==> flow/design.v <==
module Lab2_140L (
 input wire Gl_rst,                   
 input wire clk,                      
 input wire Gl_adder_start,           
 input wire Gl_subtract,              
 input wire [7:0] Gl_r1           ,  
 input wire [7:0] Gl_r2           ,  
 output wire [7:0] L2_adder_data   ,    
 output wire L2_adder_rdy          ,  
 output wire [7:0] L2_led
);
	sigDelay	s_d(				 
.sigOut(L2_adder_rdy),
.sigIn(Gl_adder_start),
.clk(clk),
.rst(Gl_rst)
);
wire [3:0] carry;		 
Full_Adder bit1(				 
.Num1(Gl_r1[0]),
.Num2(Gl_r2[0]^Gl_subtract),
.C_in(Gl_subtract),
.Sum(L2_adder_data[0]),
.C_out(carry[0])
);
Full_Adder bit2(			 
.Num1(Gl_r1[1]),
.Num2(Gl_r2[1]^Gl_subtract),
.C_in(carry[0]),
.Sum(L2_adder_data[1]),
.C_out(carry[1])
);
Full_Adder bit3(				 
.Num1(Gl_r1[2]),
.Num2(Gl_r2[2]^Gl_subtract),
.C_in(carry[1]),
.Sum(L2_adder_data[2]),
.C_out(carry[2])
);
Full_Adder bit4(				 
.Num1(Gl_r1[3]),
.Num2(Gl_r2[3]^Gl_subtract),
.C_in(carry[2]),
.Sum(L2_adder_data[3]),
.C_out(carry[3])
);
assign L2_led[0] = L2_adder_data[0]; 		 
assign L2_led[1] = L2_adder_data[1];
assign L2_led[2] = L2_adder_data[2];
assign L2_led[3] = L2_adder_data[3];
assign L2_led[4] = carry[3]^Gl_subtract;
assign L2_adder_data[4] = 1;		 
assign L2_adder_data[5] = !L2_led[4];
assign L2_adder_data[6] = L2_led[4];
assign L2_adder_data[7] = 0;
endmodule
module sigDelay(
		  output      sigOut,
		  input       sigIn,
		  input       clk,
		  input       rst);
   parameter delayVal = 4;
   reg [15:0] 		      delayReg;
   always @(posedge clk) begin
      if (rst)
	delayReg <= 16'b0;
      else begin
	 delayReg <= {delayReg[14:0], sigIn};
      end
   end
   assign sigOut = delayReg[delayVal];
endmodule  
module Full_Adder(		 
		Num1,
		Num2,
		C_in,
		Sum,
		C_out
);
	input Num1;
	input Num2;
	input C_in;
	output Sum;
	output C_out;
	assign Sum = (Num1 ^ Num2) ^ C_in;
	assign C_out = (Num1 & Num2) | C_in & (Num1 ^ Num2);
endmodule
From RTL to reports: Lab2_140L --
The steps from the RTL of Lab2_140L to its reports follow in flow order. Lines are those of the file above, counted from 1. Library cell names are shortened. Not given: n/a
Design: top module Lab2_140L, clock port clk, library sky130hd, corner tt_025C_1v80

Elaborated design --
Yosys after proc, flatten, opt, wreduce and memory -nomap, before mapping. Enables and synchronous resets that opt folds into registers are not counted as muxes. Memory bits, and registers merged into a memory's read port (data or address), are not among the register bits. Print and check cells are not counted. Equal cells are merged and count once.
Word-level totals: bits in registers 5, bits of input ports 20, cells after elaboration 27
Operators by class: bitwise logic cells 25, reduce/logical cells 1
Operators by type and width (number):
- bitwise XOR 1 bit | 13
- AND 1 bit | 8
- bitwise OR 1 bit | 4
- zero test 1 bit | 1

Depth --
Yosys ltp: most cells in a row. Word level: on the elaborated netlist, between registers, memories and ports. Mapped: between sequential cells and ports; inverters and the memories' decode and read muxes count.
Depth: word-level depth 12, ABC_AREA 0, gate-level depth with buffers 7

Mapped cells and area --
Yosys stat after the flow's synthesis: flattened, memories mapped to cells. It holds for the ABC_AREA given above (unset counts as 0); a run with the other value may have another netlist. Totals and module areas in this step are rounded.
Cells by type (number):
- buf_4 | 14
- dfxtp_1 | 5
- fa_1 | 3
- xnor2_1 | 4
- nor2b_1 | 5
- inv_1 | 6
- xor2_2 | 1
- buf_6 | 1
- mux2i_1 | 1
- xor2_1 | 1
- conb_1 | 2
Mapped netlist: standard cells after synthesis 43, mapped area 407.9 um2, flip-flops 5, buffer cells 15
The figures by module come from a second, unflattened synthesis with its own total; it is not the netlist above.
Second synthesis, totals: cells (unflattened synthesis) 33, area (unflattened synthesis) 357.8 um2
Each row is one instance without its submodules.
Modules:
- Lab2_140L | times used 1, cells 19, area 146.4 um2, sequential area 0.0 um2
- sigDelay | times used 1, cells 10, area 131.4 um2, sequential area 100.1 um2
- Full_Adder | times used 4, cells 1, area 20.0 um2, sequential area 0.0 um2

Worst setup path after synthesis --
OpenSTA on the mapped netlist: ideal clock, no wires. The path of least setup slack (recovery checks aside). Input and output delay are each 20% of the period. Register names are those of the netlist, which keeps one name where synthesis merged equal registers.
Timing after synthesis: path kind input port to output port, start input port Gl_subtract, end output port L2_led[4], clock period 4.31 ns, external input delay 0.862 ns, external output delay 0.862 ns, time at the first pin 0.862 ns, arrival time 2.813 ns, required time 3.448 ns, setup slack 0.635 ns, path delay 1.951 ns, stages on the path 7, buffers on the path 2, synthesis period reached 3.675 ns
"path delay" is the arrival time less input delay plus setup time. At an output port there is no setup time. "stages on the path": output pins that drive a net of the path, with the launching flip-flop's if there is one; two outputs of one cell count as two. "synthesis period reached" = period - worst setup slack (recovery checks aside). The figure is calculated, with input and output delays left at 20% of the set period. The rows between start and end are the longest chain of elaborated cells between them; the timing report does not say that the signal goes this way. Where chains are equally long, one stands for them. A line is the first line of the expression or statement that the cell stems from. Yosys adds cells for indexed reads and writes and turns some case tables into memories.
On the way, after synthesis: path through buf_6 -> xnor2_1 -> fa_1 -> fa_1 -> fa_1 -> xnor2_1 -> buf_4, cells in the longest elaborated chain 11, elaborated cells on any way between the ends 21
Ends and longest elaborated chain, after synthesis:
- start: declaration | line 5 | input wire Gl_subtract,
- bitwise XOR 1 bit | line 21 | .Num2(Gl_r2[0]^Gl_subtract),
- bitwise XOR 1 bit | line 86 | assign C_out = (Num1 & Num2) | C_in & (Num1 ^ Num2);
- AND 1 bit | line 86
- bitwise OR 1 bit | line 86
- AND 1 bit | line 86
- bitwise OR 1 bit | line 86
- AND 1 bit | line 86
- bitwise OR 1 bit | line 86
- AND 1 bit | line 86
- bitwise OR 1 bit | line 86
- bitwise XOR 1 bit | line 51 | assign L2_led[4] = carry[3]^Gl_subtract;
- end: declaration | line 10 | output wire [7:0] L2_led
Some nets on the timed path still bear RTL names; the line given drives or declares the net.
Nets with RTL names, path after synthesis (line):
- L2_adder_data[6] | 51

Worst path after layout --
From the final timing report of flow run 2: the path of least setup slack in the routed layout; clock arrival at registers is part of the times.
Timing post-layout: path kind input port to output port, start input port Gl_subtract, end output port L2_led[4], clock period 4.83 ns, external input delay 0.97 ns, external output delay 0.97 ns, time at the first pin 0.97 ns, arrival time 3.63 ns, required time 3.86 ns, setup slack 0.23 ns, stages on the path 7, buffers on the path 2
The rows between start and end are the longest chain of elaborated cells between them; the timing report does not say that the signal goes this way. Where chains are equally long, one stands for them.
On the way, post-layout: path through clkdlybuf4s50_1 -> xnor2_1 -> fa_1 -> fa_1 -> fa_1 -> xnor2_1 -> clkdlybuf4s50_1, cells in the longest elaborated chain 11, elaborated cells on any way between the ends 21
Ends and longest elaborated chain, post-layout:
- start: declaration | line 5 | input wire Gl_subtract,
- bitwise XOR 1 bit | line 21 | .Num2(Gl_r2[0]^Gl_subtract),
- bitwise XOR 1 bit | line 86 | assign C_out = (Num1 & Num2) | C_in & (Num1 ^ Num2);
- AND 1 bit | line 86
- bitwise OR 1 bit | line 86
- AND 1 bit | line 86
- bitwise OR 1 bit | line 86
- AND 1 bit | line 86
- bitwise OR 1 bit | line 86
- AND 1 bit | line 86
- bitwise OR 1 bit | line 86
- bitwise XOR 1 bit | line 51 | assign L2_led[4] = carry[3]^Gl_subtract;
- end: declaration | line 10 | output wire [7:0] L2_led

==> runs of Lab2_140L <==
Lab2_140L through Yosys and OpenROAD on sky130hd: 2 stored runs, unordered, with their settings and measured results. The constraints put input and output delay at 20% of the set period each and load the outputs with 0.01 pF.
"period reached": clock period set for the run, less the worst setup slack. It is reckoned from that one timing run; input and output delays stay at 20% of the period that was set.
"time on the worst setup path" = time allowed to the worst setup path (clock period - input delay - output delay, where it has them) - its slack; a late launch clock adds to it, a late capture clock takes from it.
"total design power": no workload was simulated; the value follows from the tool's default switching activity.
Results are given in rounded form.

* Flow run 1 | settings: period_ns 2.05; CORE_UTILIZATION 39; SETUP_SLACK_MARGIN 0.05; PLACE_DENSITY_LB_ADDON 0.02; CORE_ASPECT_RATIO 1.11; CELL_PAD_IN_SITES_GLOBAL_PLACEMENT 3; TNS_END_PERCENT 80; ABC_AREA 0; GPL_TIMING_DRIVEN 1; CTS_CLUSTER_SIZE 89; SLEW_MARGIN 35; MAX_ROUTING_LAYER met5; CAP_MARGIN 20; CORE_MARGIN 2 | no final report: placement broke off with FLW-0024
* Flow run 2 | settings: period_ns 4.83; CAP_MARGIN 20; CORE_MARGIN 2; CORE_UTILIZATION 40; SLEW_MARGIN 20 | results: chip area in the Yosys report 407.9 um2; period reached 4.600 ns; smallest setup slack 0.230 ns; standard-cell area after layout 575.6 um2; final worst hold slack 0.436 ns; time on the worst setup path 2.67 ns; type of the worst setup path input port to output port; post-route setup TNS 0.000 ns; die size 1291 um2; total design power 0.1638 mW; final design utilization 0.615
